==> flow/design.v <==
`timescale 1ns / 1ps
localparam COUNTER_WIDTH = 15; 
module sync_debounce (
	input  logic Clk, 
	input  logic d, 
	output logic q
);
	logic ff1, ff2, q;
	logic [COUNTER_WIDTH : 0] counter;
	always_ff @(posedge Clk) begin
		ff1 <= d;  
		ff2 <= ff1;  
		if (~(ff1 ^ ff2)) begin  
		  if (~counter[COUNTER_WIDTH]) begin
		      counter <= counter + 1'b1;  
		  end else begin
		      q <= ff2;  
		  end
	    end else begin
	       counter <= '0;  
	    end
	end
endmodule
Tool chain data of sync_debounce. The steps from the RTL of sync_debounce to its reports follow in flow order. Lines are those of the file above, counted from 1. Operators carry their Yosys type and port widths (W data, S select, Z words). Not given: n/a

Top module: sync_debounce. Clock port: Clk. Library: sky130hd. Library corner: tt_025C_1v80.

After elaboration. Counts by Yosys on the flattened word-level netlist (proc, flatten, opt, wreduce; memories kept). Register bits leave out memories and registers merged into their read ports (data or address). Print and check cells are left out. Cells with the same type and inputs are merged into one.

The figure for reduce/logical cells is 1. The figure for muxes and demuxes is 1. For bitwise gates (word level) the number is 2. Under add/sub/neg operators stands 1.

Operator list (count): $add A16 B1 Y16 const B (1); $mux W16 (1); $reduce_and A2 Y1 (1); $xor A1 B1 Y1 (1); $not A1 Y1 (1).

The figure for bits in registers is 19. The figure for output and inout port bits is 1.

Depth. Depth = most cells in a row (Yosys ltp): at word level without a register or memory, in the mapped netlist without a sequential cell, where the memories' decode and read muxes count.

The entry for word-level depth reads 3. The figure for ABC_AREA is 0. The entry for depth in mapped cells reads 4. The figure for depth with buffers taken out is 4.

After synthesis. Source: synth_stat.txt of the flow (Yosys; design flattened, memories mapped). It holds for the ABC_AREA given above (unset counts as 0); a run with the other value may have another netlist. Totals and module areas in this step are rounded.

Cells by type: sky130_fd_sc_hd__dfxtp_1 (count 18, total area 360.346 um^2); sky130_fd_sc_hd__mux2i_1 (count 5, total area 50.048 um^2); sky130_fd_sc_hd__xor2_1 (count 4, total area 35.034 um^2); sky130_fd_sc_hd__nor4_1 (count 5, total area 31.28 um^2); sky130_fd_sc_hd__a21oi_1 (count 6, total area 30.029 um^2); sky130_fd_sc_hd__edfxtp_1 (count 1, total area 30.029 um^2); sky130_fd_sc_hd__o31ai_1 (count 4, total area 30.029 um^2); sky130_fd_sc_hd__or4_1 (count 4, total area 30.029 um^2); sky130_fd_sc_hd__nand2_1 (count 7, total area 26.275 um^2); sky130_fd_sc_hd__nand2b_1 (count 4, total area 25.024 um^2); sky130_fd_sc_hd__nand4b_4 (count 1, total area 23.773 um^2); sky130_fd_sc_hd__nand4_1 (count 3, total area 18.768 um^2); sky130_fd_sc_hd__nor2_1 (count 5, total area 18.768 um^2); sky130_fd_sc_hd__xnor2_1 (count 2, total area 17.517 um^2); sky130_fd_sc_hd__nand3_1 (count 3, total area 15.014 um^2); sky130_fd_sc_hd__ha_1 (count 1, total area 12.512 um^2); sky130_fd_sc_hd__buf_6 (count 1, total area 11.261 um^2); sky130_fd_sc_hd__o21ai_0 (count 2, total area 10.01 um^2).

Other cell types: 10; their cells: 11.

The entry for flip-flops reads 19. The figure for mapped cells is 87. Under synthesis area stands 842 um^2. The entry for buffer cells reads 3.

Timing after synthesis. OpenSTA on the mapped netlist: ideal clock, no wires. The path of least setup slack (recovery checks aside). Input and output delay are each 20% of the period. Register names are those of the netlist, which keeps one name where synthesis merged equal registers.

Path type: reg-to-reg. Start: reg counter[0]. End: reg counter[10]. The entry for path delay reads 1.375 ns. Under path buffers stands 0. Arrival time: 1.304 ns. For period the number is 1.65 ns. For stages on the path the number is 5. The entry for slack reads 0.276 ns. Under time at the first pin stands 0.000 ns. Under synthesis period reached stands 1.374 ns.

"path delay" = arrival - input delay + setup time. "stages on the path": output pins that drive a net of the path, with the launching flip-flop's if there is one; two outputs of one cell count as two. "synthesis period reached" is the clock period less the worst setup slack; recovery checks do not enter. This is arithmetic on one report: input and output delays are still those of the set period (20% each). Between the ends stands the longest chain of elaborated cells between them, by number of cells; it is not shown to be the way that was timed. Of several equally long chains one is given. A line is the first line of the expression or statement that the cell stems from. Yosys adds cells for indexed reads and writes and turns some case tables into memories.

Cell sequence: sky130_fd_sc_hd__dfxtp_1 > sky130_fd_sc_hd__ha_1 > sky130_fd_sc_hd__nand3b_1 > sky130_fd_sc_hd__or4_1 > sky130_fd_sc_hd__a21oi_1. For cells in the longest elaborated chain the number is 1. Elaborated cells on any way between the ends: 1. The figure for RTL lines with such cells is 1. Those cells by class: add/sub (1).

Ends and longest elaborated chain, post-synthesis: start: declaration (line 9) `logic [COUNTER_WIDTH : 0] counter;`; start: assignment (line 15) `counter <= counter + 1'b1;`; start: assignment (line 20) `counter <= '0;`; $add A16 B1 Y16 (line 15); end: assignment (line 15); end: assignment (line 20); end: declaration (line 9).

Path in the finished layout. From the final timing report of flow run B: the path of least setup slack in the routed layout; clock arrival at registers is part of the times.

Path type: reg-to-reg. Start: reg counter[3]. End: reg counter[10]. The entry for slack reads 0.37 ns. Arrival time: 1.83 ns. For stages on the path the number is 4. Under time at the first pin stands 0.28 ns. For period the number is 1.97 ns. Under path buffers stands 0.

Between the ends stands the longest chain of elaborated cells between them, by number of cells; it is not shown to be the way that was timed. Of several equally long chains one is given.

Cell sequence: sky130_fd_sc_hd__dfxtp_1 > sky130_fd_sc_hd__nand3_1 > sky130_fd_sc_hd__or4_1 > sky130_fd_sc_hd__a21oi_1. For cells in the longest elaborated chain the number is 1. Elaborated cells on any way between the ends: 1. The figure for RTL lines with such cells is 1. Those cells by class: add/sub (1).

Ends and longest elaborated chain, after layout: start: declaration (line 9) `logic [COUNTER_WIDTH : 0] counter;`; start: assignment (line 15) `counter <= counter + 1'b1;`; start: assignment (line 20) `counter <= '0;`; $add A16 B1 Y16 (line 15); end: assignment (line 15); end: assignment (line 20); end: declaration (line 9).

Module sync_debounce, platform sky130hd: 2 stored runs of the flow (Yosys, OpenROAD) with differing settings, in no particular order. Input and output delays are each 20% of the period that was set; the output load is 0.01 pF. "reached clock period" means the clock period less the worst setup slack. The figure is calculated, with input and output delays left at 20% of the set period. "worst setup path time" is the time allowed to the run's worst setup path (the clock period less input and output delay, where it has them) less its slack. Clock arrival times count: a late capture clock shortens it, a late launch clock lengthens it. Results are given in rounded form.

Files of flow run A:
==> flow/run.sh <==
#!/bin/bash
# the make line also repeats the synthesis and layout settings of config.mk as NAME=value (left out here)
make -C /OpenROAD-flow-scripts/flow DESIGN_CONFIG=/design/flow/config.mk WORK_HOME=/design/flow/orfs CLKGATE_MAP_FILE= finish
==> flow/config.mk <==
export PLATFORM = sky130hd
export DESIGN_NAME = sync_debounce
export DESIGN_NICKNAME = sync_debounce
export VERILOG_FILES = /design/flow/design.v
export SDC_FILE = /design/flow/constraint.sdc
export NUM_CORES = 4
export LEC_CHECK = 0
export CAP_MARGIN = 20
export CELL_PAD_IN_SITES_GLOBAL_PLACEMENT = 2
export CORE_ASPECT_RATIO = 1.71
export CORE_MARGIN = 2
export CORE_UTILIZATION = 62
export PLACE_DENSITY_LB_ADDON = 0.02
export SLEW_MARGIN = 20
==> flow/constraint.sdc <==
create_clock -name core_clock -period 1.18 [get_ports {Clk}]
set_input_delay 0.2360 -clock core_clock [delete_from_list [all_inputs] [get_ports {Clk}]]
set_output_delay 0.2360 -clock core_clock [all_outputs]
set_load 0.01 [all_outputs]

Outcome of flow run A: no final report: floorplanning broke off with PDN-0185.

Files of flow run B:
==> flow/run.sh <==
#!/bin/bash
# the make line also repeats the synthesis and layout settings of config.mk as NAME=value (left out here)
make -C /OpenROAD-flow-scripts/flow DESIGN_CONFIG=/design/flow/config.mk WORK_HOME=/design/flow/orfs CLKGATE_MAP_FILE= finish
==> flow/config.mk <==
export PLATFORM = sky130hd
export DESIGN_NAME = sync_debounce
export DESIGN_NICKNAME = sync_debounce
export VERILOG_FILES = /design/flow/design.v
export SDC_FILE = /design/flow/constraint.sdc
export NUM_CORES = 4
export LEC_CHECK = 0
export CAP_MARGIN = 20
export CORE_MARGIN = 2
export CORE_UTILIZATION = 40
export SLEW_MARGIN = 20
==> flow/constraint.sdc <==
create_clock -name core_clock -period 1.97 [get_ports {Clk}]
set_input_delay 0.3940 -clock core_clock [delete_from_list [all_inputs] [get_ports {Clk}]]
set_output_delay 0.3940 -clock core_clock [all_outputs]
set_load 0.01 [all_outputs]

Results of flow run B. The cell area after synthesis comes to 842 um^2. The standard-cell area after layout stands at 910 um^2. The worst hold slack in the final report reads 0.404 ns. For the lowest setup slack the run shows 0.367 ns. The utilization after layout comes to 0.459. The worst setup path time stands at 1.60 ns. Critical path type: reg-to-reg. The measured reached clock period is 1.603 ns. The overall die area is 2490 um^2.
